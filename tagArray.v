==> flow/design.v <==
module D_FF(input clk, input reset, input write, input d, output reg q);
  always @(negedge clk)
  if(reset) q=0;
  else
    if(write) q=d;
endmodule
module tagArray(input clk, input reset, input [7:0] we, input [23:0] tag, output [23:0] tagOut0, output [23:0] tagOut1, output [23:0] tagOut2, output [23:0]  tagOut3, output [23:0]  tagOut4, output [23:0]  tagOut5, output [23:0]  tagOut6, output [23:0]  tagOut7);
  tagBlock t0(clk,reset,we[0],tag,tagOut0);
  tagBlock t1(clk,reset,we[1],tag,tagOut1);
  tagBlock t2(clk,reset,we[2],tag,tagOut2);
  tagBlock t3(clk,reset,we[3],tag,tagOut3);
  tagBlock t4(clk,reset,we[4],tag,tagOut4);
  tagBlock t5(clk,reset,we[5],tag,tagOut5);
  tagBlock t6(clk,reset,we[6],tag,tagOut6);
  tagBlock t7(clk,reset,we[7],tag,tagOut7);
endmodule
module tagBlock(input clk, input reset, input write, input [23:0] tag,output [23:0] tagData);
  D_FF d00(clk, reset,write,tag[0],tagData[0]);
  D_FF d01(clk, reset,write,tag[1],tagData[1]);
  D_FF d02(clk, reset,write,tag[2],tagData[2]);
  D_FF d03(clk, reset,write,tag[3],tagData[3]);
  D_FF d04(clk, reset,write,tag[4],tagData[4]);
  D_FF d05(clk, reset,write,tag[5],tagData[5]);
  D_FF d06(clk, reset,write,tag[6],tagData[6]);
  D_FF d07(clk, reset,write,tag[7],tagData[7]);
  D_FF d08(clk, reset,write,tag[8],tagData[8]);
  D_FF d09(clk, reset,write,tag[9],tagData[9]);
  D_FF d10(clk, reset,write,tag[10],tagData[10]);
  D_FF d11(clk, reset,write,tag[11],tagData[11]);
  D_FF d12(clk, reset,write,tag[12],tagData[12]);
  D_FF d13(clk, reset,write,tag[13],tagData[13]);
  D_FF d14(clk, reset,write,tag[14],tagData[14]);
  D_FF d15(clk, reset,write,tag[15],tagData[15]);
  D_FF d16(clk, reset,write,tag[16],tagData[16]);
  D_FF d17(clk, reset,write,tag[17],tagData[17]);
  D_FF d18(clk, reset,write,tag[18],tagData[18]);
  D_FF d19(clk, reset,write,tag[19],tagData[19]);
  D_FF d20(clk, reset,write,tag[20],tagData[20]);
  D_FF d21(clk, reset,write,tag[21],tagData[21]);
  D_FF d22(clk, reset,write,tag[22],tagData[22]);
  D_FF d23(clk, reset,write,tag[23],tagData[23]);
endmodule
Tool chain data of tagArray
The steps from the RTL of tagArray to its reports follow in flow order.
Line numbers count from 1 in the design file above.
Library cell names are shortened.
The mark n/a stands for no value.
- design top: tagArray
- clock input: clk
- cell library: sky130hd
- timing corner: tt_025C_1v80

After elaboration
Source: Yosys, flattened and elaborated, memories not mapped. Widths are those after wreduce; folded enables and synchronous resets count as part of the registers. Registers that Yosys merges into a memory's read port (data or address) are not register bits. Print and check cells do not count. Equal cells are merged and count once.
- noted word width x clocked read ports: 0
- output and inout bits at 192
- flip-flop bits (word level) at 192
- elaborated cells at 192
- noted memory cells: 0
- bits in read-only memories: 0
- RAM bits: 0
- latch bits at 0
- bitwise logic cells: 0
- multipliers at 0
- shift-type cells: 0
- noted divide/modulo/power cells: 0
- reduce/logical cells at 0
- noted order comparisons: 0
- noted equal/unequal tests: 0
- multiplexer cells: 0
- add/sub/neg operators: 0

Logic depth
Longest topological path by Yosys (ltp), each cell counted once; first at word level (registers and memories cut), then after technology mapping (sequential cells cut; the memories' decode and read muxes count).
- depth in word-level cells: 0
- ABC_AREA: 0
- mapped depth: 4
- depth with buffers taken out: 2

After synthesis
Source: synth_stat.txt of the flow (Yosys; design flattened, memories mapped). It holds for the ABC_AREA given above (unset counts as 0); a run with the other value may have another netlist.
- cells by type (type ; number ; area in all (µm²)):
    dfxtp_1 ; 192 ; 3.84E+03
    mux2i_1 ; 192 ; 1.92E+03
    buf_4 ; 192 ; 1.44E+03
    nor2_1 ; 192 ; 720.691
    buf_6 ; 32 ; 360.346
    buf_12 ; 16 ; 320.307
    buf_2 ; 20 ; 100.096
    buf_1 ; 1 ; 3.754
    inv_1 ; 1 ; 3.754
- noted cells in the netlist: 838
- noted mapped flip-flops: 192
- chip area (Yosys): 8715.9 µm²
The figures by module come from a second, unflattened synthesis with its own total; it is not the netlist above.
- noted cells (unflattened synthesis): 768
- area total of the unflattened synthesis: 7206.9 µm²
Each row is one instance without its submodules.
- by module (module ; instances ; area (µm²) ; seq. area (µm²) ; cells):
    D_FF ; 192 ; 37.5 ; 20.0 ; 4
    tagArray ; 1 ; 0.0 ; 0.0 ; 0
    tagBlock ; 8 ; 0.0 ; 0.0 ; 0

Subject: flow runs of tagArray

Hi,

Measured results for tagArray: 2 stored runs of the Yosys and OpenROAD flow on sky130hd. The settings differ; the order carries no meaning. The constraints put input and output delay at 20% of the set period each and load the outputs with 0.01 pF.

Run A
Settings were period_ns = 3.36; CORE_UTILIZATION = 61; SETUP_SLACK_MARGIN = 0.4; PLACE_DENSITY = 0.41; HOLD_SLACK_MARGIN = 0.02; CORE_ASPECT_RATIO = 1.99; TNS_END_PERCENT = 100; CTS_CLUSTER_DIAMETER = 24; SLEW_MARGIN = 40; MAX_ROUTING_LAYER = met5; CAP_MARGIN = 20; CORE_MARGIN = 2
- chip area in the Yosys report: 8715.9 µm²
- full die area: 15317.9 µm²
- standard-cell area of the final layout: 11267.1 µm²
- noted the worst setup slack after layout: 95 ps
- final setup TNS: 0 ps
- post-route worst hold slack: 480 ps

Run B
Settings were period_ns = 3.29; CORE_UTILIZATION = 29; SETUP_SLACK_MARGIN = 0.3; PLACE_DENSITY = 0.78; ABC_AREA = 1; MAX_ROUTING_LAYER = met5; CAP_MARGIN = 20; CORE_MARGIN = 2; SLEW_MARGIN = 20
- chip area in the Yosys report: 8718.4 µm²
- full die area: 31465.4 µm²
- standard-cell area of the final layout: 12371.9 µm²
- noted the worst setup slack after layout: 60 ps
- final setup TNS: 0 ps
- post-route worst hold slack: 470 ps

Regards
